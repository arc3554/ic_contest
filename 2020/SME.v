==> flow/design.v <==
module SME(clk,reset,chardata,isstring,ispattern,valid,match,match_index);
input clk;
input reset;
input [7:0] chardata;
input isstring;
input ispattern;
output reg match;
output reg [4:0] match_index;
output reg valid;
reg [7:0] string_buffer [0:31],pattern_buffer[0:9];
reg [3:0] pattern_length,pattern_count;
reg [5:0] string_length,string_count;
reg flag;
reg first_string;
wire headsign = (pattern_buffer[0] == 8'd94)? 1:0;
wire dollarsign = (pattern_buffer[pattern_length - 4'd1] == 8'd36)? 1:0;
always@(posedge clk or posedge reset) begin
	if (reset) begin
		match <= 0;
		match_index <= 0;
		valid <= 0;
		pattern_count <= 0;
		pattern_length <= 0;
		string_length <= 0;
		string_count <= 0;
		first_string <= 0;
		flag <= 0;
	end
	else begin
		if (isstring) begin	
			if (first_string == 0) begin
				string_length <= 5'd1;
				string_buffer[0] <= chardata;
			end
			else begin
				string_length <= string_length+1;
				string_buffer[string_length] <= chardata;		
			end
			first_string <= 1;
			valid <= 0;
		end
		else begin
			if(ispattern) begin
				valid <= 0;
				match <= 0;
				pattern_buffer[pattern_length] <= chardata;
				pattern_length <= pattern_length+1;
			end
			else begin
				case ({headsign,dollarsign})
					2'b11: begin
						if (pattern_count == 0 && (string_count == 0 || string_buffer[string_count]==8'd32)) begin
							pattern_count <= pattern_count + 1;
							match <= 1;
							flag <= (string_count == 0)?1:0;
							valid <= 0;
						end
						else if (string_count + pattern_length - 1 <= string_length && pattern_count < pattern_length-1) begin
							if (string_buffer[string_count+pattern_count]==pattern_buffer[pattern_count]||pattern_buffer[pattern_count]==8'd46) begin
								pattern_count <= pattern_count + 1;
								match <= 1;
								match_index <= (string_count==0)? 0: string_count+1;
							end
							else begin
								pattern_count <= 0;
								match <= 0;
								string_count <= string_count + 1;
								match_index <= 0;
							end
							valid <= 0;
						end
						else if (pattern_count == pattern_length-1 && (string_buffer[string_count+pattern_count-flag]==8'd32||string_count+pattern_count-flag == string_length)) begin
							match <= 1;
							valid <= 1;
							pattern_count <= 0;
							string_count <= 0;
							pattern_length <= 0;
							first_string <= 0;
							flag <= 0;
						end
						else if (string_count == string_length-1) begin
							match <= 0;				
							valid <= 1;
							pattern_count <= 0;
							string_count <= 0;
							pattern_length <= 0;
							first_string <= 0;	
							flag <= 0;
						end
						else begin
							pattern_count <= 0;
							match <= 0;
							string_count <= string_count + 1;
							match_index <= 0;
							flag <= 0;
							valid <= 0;
						end	
					end
					2'b10: begin
						if (pattern_count == 0 && (string_count == 0 || string_buffer[string_count]==8'd32)) begin
							pattern_count <= pattern_count + 1;
							match <= 1;
						end
						else if (string_count + pattern_length <= string_length && pattern_count < pattern_length) begin
							if (string_buffer[string_count+pattern_count]==pattern_buffer[pattern_count]||pattern_buffer[pattern_count]==8'd46) begin
								pattern_count <= pattern_count + 1;
								match <= 1;
								match_index <= string_count+1;
							end
							else begin
								pattern_count <= 0;
								match <= 0;
								string_count <= string_count + 1;
								match_index <= 0;
							end
						end
						else begin
							valid <= 1;
							pattern_count <= 0;
							string_count <= 0;
							pattern_length <= 0;
							first_string <= 0;
						end
					end
					2'b01: begin
						if (string_count + pattern_length -1  <= string_length && pattern_count < pattern_length-1) begin
							if (string_buffer[string_count+pattern_count]==pattern_buffer[pattern_count]||pattern_buffer[pattern_count]==8'd46) begin
								pattern_count <= pattern_count + 1;
								match <= 1;
								match_index <= string_count;
							end
							else begin
								pattern_count <= 0;
								match <= 0;
								string_count <= string_count + 1;
								match_index <= 0;
							end
						end
						else if (pattern_count == pattern_length-1 && (string_buffer[string_count+pattern_count]==8'd32||string_count+pattern_count == string_length)) begin
							match <= 1;
							valid <= 1;
							pattern_count <= 0;
							string_count <= 0;
							pattern_length <= 0;
							first_string <= 0;
						end
						else if (string_count == string_length) begin
							match <= 0;				
							valid <= 1;
							pattern_count <= 0;
							string_count <= 0;
							pattern_length <= 0;
							first_string <= 0;	
						end
						else begin
							pattern_count <= 0;
							match <= 0;
							string_count <= string_count + 1;
							match_index <= 0;
						end				
					end
					2'b00: begin
						if (string_count + pattern_length <= string_length && pattern_count < pattern_length) begin
							if (string_buffer[string_count+pattern_count]==pattern_buffer[pattern_count]||pattern_buffer[pattern_count]==8'd46) begin
								pattern_count <= pattern_count + 1;
								match <= 1;
								match_index <= string_count;
							end
							else begin
								pattern_count <= 0;
								match <= 0;
								string_count <= string_count + 1;
								match_index <= 0;
							end
						end
						else begin
							valid <= 1;
							pattern_count <= 0;
							string_count <= 0;
							pattern_length <= 0;
							first_string <= 0;
						end
					end
				endcase
			end
		end
	end
end
endmodule
# From RTL to reports: SME
# Tool output for the design above, in the order of the flow.
# Line numbers count from 1 in the design file above.
# Not given: --
# design
top_module	SME
clk_port	clk
cell_library	sky130hd
pvt_corner	tt_025C_1v80

# Elaborated design
# Counts by Yosys on the flattened word-level netlist (proc, flatten, opt, wreduce). Print and check cells are left out.
# word_totals
ff_bits	365
latchBits	0
ram_bits	0
rom_bits	0
clocked_rd_ports_x_width	0
n_memories	0
inputBits	12
word_cells	503
# op_classes
addsub	12
n_mul	0
div	0
n_cmp	4
eq_ne	205
shift	0
n_mux	151
bitwise	3
reduce_logical	77
# ops
cell	count
case mux 8 bit (select 32 bit)	3
two-way mux 8 bit	49
== test 5 bit with constant B	64
AND reduction 4 bit	44
== test 5 x 4 -> 1 bit with constant B	32
case mux 8 bit (select 10 bit)	2
two-way mux 6 bit	15
== test 5 x 3 -> 1 bit with constant B	16
two-way mux 4 bit	20
two-way mux 5 bit	15
== test 8 x 6 -> 1 bit with constant B	9
inequality test 3 bit with constant B	17
== test 4 x 3 -> 1 bit with constant B	12
== test 5 x 2 -> 1 bit with constant B	8
two-way mux 1 bit	40
<= comparator 32 x 6 -> 1 bit	1
less-than comparator 4 x 32 -> 1 bit	1
== test 4 x 32 -> 1 bit	1
== test 6 x 32 -> 1 bit	1
== test 8 bit	4
case mux 4 bit (select 4 bit)	2
inequality test 4 bit with constant B	7
== test 4 x 2 -> 1 bit with constant B	6
== test 4 bit with constant B	6
case mux 6 bit (select 4 bit)	1
== test 5 x 1 -> 1 bit with constant B	4
zero test 5 bit	4
case mux 5 bit (select 4 bit)	1
# Other operator kinds: 34; their cells: 67.

# Depth
# Depth = most cells in a row (Yosys ltp): at word level without a register or memory, in the mapped netlist without a sequential cell, where the memories' decode and read muxes count.
# depth
depth_word	25
abc_area	0
depth_mapped	22
mapped_depth_nobuf	19

# Netlist
# The flow's flattened synthesis, as Yosys stat reports it; memories are mapped. The netlist is that of the ABC_AREA named above (0 if unset); the other value can give another one.
# synth_totals
cells	2390
area_mm2	0.0238341
ffs	365
n_buf	185
# types
cell	count
sky130_fd_sc_hd__edfxtp_1	336
sky130_fd_sc_hd__ha_1	69
sky130_fd_sc_hd__nand2_1	194
sky130_fd_sc_hd__dfrtp_1	29
sky130_fd_sc_hd__o21ai_0	140
sky130_fd_sc_hd__nand3_1	132
sky130_fd_sc_hd__nor2_1	163
sky130_fd_sc_hd__mux2i_1	60
sky130_fd_sc_hd__a21oi_1	85
sky130_fd_sc_hd__a22oi_1	56
sky130_fd_sc_hd__clkbuf_1	109
sky130_fd_sc_hd__nand4_1	58
sky130_fd_sc_hd__a211oi_1	47
sky130_fd_sc_hd__nor3_1	69
sky130_fd_sc_hd__mux2_2	24
sky130_fd_sc_hd__o211ai_1	35
sky130_fd_sc_hd__nor4_1	39
sky130_fd_sc_hd__a31oi_1	38
# Other cell types: 84; their cells: 707.

# Timing after synthesis
# Path of least setup slack by OpenSTA after synthesis, without wires, with an ideal clock, recovery checks aside; 20% of the period is set as input and as output delay. Where synthesis merged equal registers, the netlist keeps one of their names.
# synth_timing
path_kind	flip-flop to flip-flop
from	register string_count[0]
to	register match_index[1]
tclk_ps	6780
setup_ps	125
t_first_pin_ps	0
t_arrival_ps	5465
path_slack_ps	1190
delay_ps	5590
path_stages	23
path_buffers	6
period_less_setup_slack_ps	5590
# "delay_ps" = arrival - input delay + setup time.
# "path_stages" counts driving pins, that of a launching flip-flop among them; a cell with two outputs on the path counts twice.
# "period_less_setup_slack_ps" is the clock period less the worst setup slack; recovery checks do not enter. This is arithmetic on one report: input and output delays are still those of the set period (20% each).
# Between the ends stands the longest chain of elaborated cells between them, by number of cells; it is not shown to be the way that was timed. Of several equally long chains one is given.
# Each line given opens the expression or statement behind the cell; cells for indexed reads and writes are added by Yosys, which also makes memories of some case tables.
# At most two assigning lines are given for a register; there are more.
# synth_via
cell_sequence	sky130_fd_sc_hd__dfrtp_1 -> sky130_fd_sc_hd__ha_1 -> sky130_fd_sc_hd__clkbuf_1 -> sky130_fd_sc_hd__buf_1 -> sky130_fd_sc_hd__inv_1 -> sky130_fd_sc_hd__clkbuf_1 -> sky130_fd_sc_hd__ha_1 -> sky130_fd_sc_hd__ha_1 -> sky130_fd_sc_hd__clkbuf_1 -> sky130_fd_sc_hd__buf_1 -> sky130_fd_sc_hd__clkbuf_1 -> sky130_fd_sc_hd__mux2i_1 -> sky130_fd_sc_hd__o21ai_0 -> sky130_fd_sc_hd__a32oi_1 -> sky130_fd_sc_hd__nor2_1 -> sky130_fd_sc_hd__o22ai_1 -> sky130_fd_sc_hd__o21ai_0 -> sky130_fd_sc_hd__nor4_1 -> sky130_fd_sc_hd__nand4b_1 -> sky130_fd_sc_hd__or2_2 -> sky130_fd_sc_hd__o31ai_4 -> sky130_fd_sc_hd__a221oi_4 -> sky130_fd_sc_hd__mux2_4
elab_chain_cells	19
cells_between	210
cone_classes	6 x add/sub; 2 x compare; 117 x eq/ne; 66 x mux; 19 x reduce/logical
# synth_rtl
item	line_no	text
from (decl)	12	reg [5:0] string_length,string_count;
from (assign)	67	string_count <= string_count + 1;
from (assign)	93	string_count <= string_count + 1;
== test 5 bit	52	if (pattern_count == 0 && (string_count == 0 || string_buffer[string_count]==8'd32)) begin
case mux 8 bit (select 32 bit)	52
two-way mux 8 bit	50	case ({headsign,dollarsign})
two-way mux 8 bit	43	if(ispattern) begin
two-way mux 8 bit	30	if (isstring) begin
== test 8 x 6 -> 1 bit	52
logical OR 1 bit	52
(+5 left out)	--
== test 8 x 6 -> 1 bit	72	else if (pattern_count == pattern_length-1 && (string_buffer[string_count+pattern_count-flag]==8'd32||string_c ...
logical OR 1 bit	72
logical AND 1 bit	72
two-way mux 5 bit	72
two-way mux 5 bit	58	else if (string_count + pattern_length - 1 <= string_length && pattern_count < pattern_length-1) begin
two-way mux 5 bit	52
case mux 5 bit (select 4 bit)	50
to (assign)	62	match_index <= (string_count==0)? 0: string_count+1;
to (assign)	108	match_index <= string_count+1;
to (decl)	8	output reg [4:0] match_index;

# Timing after layout
# From the final timing report of flow run 1: the path of least setup slack in the routed layout; clock arrival at registers is part of the times.
# The report prints the path's times to 10 ps; the period is as set.
# layout_timing
path_kind	flip-flop to flip-flop
from	register string_count[0]
to	register match_index[2]
tclk_ps	8540
setup_ps	110
t_first_pin_ps	610
t_arrival_ps	9460
path_slack_ps	-420
path_stages	20
path_buffers	4
# Between the ends stands the longest chain of elaborated cells between them, by number of cells; it is not shown to be the way that was timed. Of several equally long chains one is given.
# At most two assigning lines are given for a register; there are more.
# layout_via
cell_sequence	sky130_fd_sc_hd__dfrtp_1 -> sky130_fd_sc_hd__ha_1 -> sky130_fd_sc_hd__clkbuf_1 -> sky130_fd_sc_hd__clkdlybuf4s15_2 -> sky130_fd_sc_hd__inv_1 -> sky130_fd_sc_hd__clkbuf_1 -> sky130_fd_sc_hd__ha_1 -> sky130_fd_sc_hd__ha_1 -> sky130_fd_sc_hd__clkbuf_2 -> sky130_fd_sc_hd__inv_1 -> sky130_fd_sc_hd__nand2_1 -> sky130_fd_sc_hd__nor4_1 -> sky130_fd_sc_hd__o21ai_0 -> sky130_fd_sc_hd__a31o_2 -> sky130_fd_sc_hd__o21ai_0 -> sky130_fd_sc_hd__or4_1 -> sky130_fd_sc_hd__or2_1 -> sky130_fd_sc_hd__o31ai_4 -> sky130_fd_sc_hd__a221oi_4 -> sky130_fd_sc_hd__mux2_4
elab_chain_cells	19
cells_between	210
cone_classes	6 x add/sub; 2 x compare; 117 x eq/ne; 66 x mux; 19 x reduce/logical
# layout_rtl
item	line_no	text
from (decl)	12	reg [5:0] string_length,string_count;
from (assign)	67	string_count <= string_count + 1;
from (assign)	93	string_count <= string_count + 1;
== test 5 bit	52	if (pattern_count == 0 && (string_count == 0 || string_buffer[string_count]==8'd32)) begin
case mux 8 bit (select 32 bit)	52
two-way mux 8 bit	50	case ({headsign,dollarsign})
two-way mux 8 bit	43	if(ispattern) begin
two-way mux 8 bit	30	if (isstring) begin
== test 8 x 6 -> 1 bit	52
logical OR 1 bit	52
(+5 left out)	--
== test 8 x 6 -> 1 bit	72	else if (pattern_count == pattern_length-1 && (string_buffer[string_count+pattern_count-flag]==8'd32||string_c ...
logical OR 1 bit	72
logical AND 1 bit	72
two-way mux 5 bit	72
two-way mux 5 bit	58	else if (string_count + pattern_length - 1 <= string_length && pattern_count < pattern_length-1) begin
two-way mux 5 bit	52
case mux 5 bit (select 4 bit)	50
to (assign)	62	match_index <= (string_count==0)? 0: string_count+1;
to (assign)	108	match_index <= string_count+1;
to (decl)	8	output reg [4:0] match_index;

# Record of 2 stored runs of the RTL-to-layout flow on SME, platform sky130hd. The runs are unordered. Constraints: input delay and output delay 20% of the set period each, output load 0.01 pF.
# By "achievedPeriod_ps" is meant the clock period of the run minus its worst setup slack. This is arithmetic on one report: input and output delays are still those of the set period (20% each).
# "timing.worst_path_ps" means the part of the period allowed to the worst setup path (the constraints hold back 20% at inputs and 20% at outputs) less its slack; where the path has registers, the arrival times of their clocks count too.
# "fin_power_mw" rests on the timing tool's default activity at the inputs, not on a simulated workload.
# "timing.worst_path_ps" is given in steps of 10 ps.
# A setting shown as . is not set for that run.
# Results: . = not shown.
run	period_ns	CORE_UTILIZATION	PLACE_DENSITY_LB_ADDON	HOLD_SLACK_MARGIN	CORE_ASPECT_RATIO	CORE_MARGIN	CELL_PAD_IN_SITES_GLOBAL_PLACEMENT	TNS_END_PERCENT	GPL_TIMING_DRIVEN	GPL_ROUTABILITY_DRIVEN	CTS_CLUSTER_DIAMETER	MAX_ROUTING_LAYER	CAP_MARGIN	SLEW_MARGIN	PLACE_DENSITY	CTS_CLUSTER_SIZE	MIN_ROUTING_LAYER	timing.worst_path_ps	critical_path_kind	design_die_area_mm2	post_synth_area_mm2	timing.hold.ws_ps	setup_worst_slack_ps	fin_power_mw	achievedPeriod_ps	finalUtil_pct
flow run 1	8.54	40	0.18	0.08	0.96	9	1	35	0	1	64	met5	20	20	.	.	.	8960	flip-flop to flip-flop	0.0686991	0.0238341	526	-424	9.908	8964	45.3
flow run 2	6.93	71	.	0.04	1.44	2	.	20	0	.	224	.	10	20	0.85	99	met1	.	.	.	.	.	.	.	.	.
# Flow run 2: not finished: routing ended with error GRT-0116
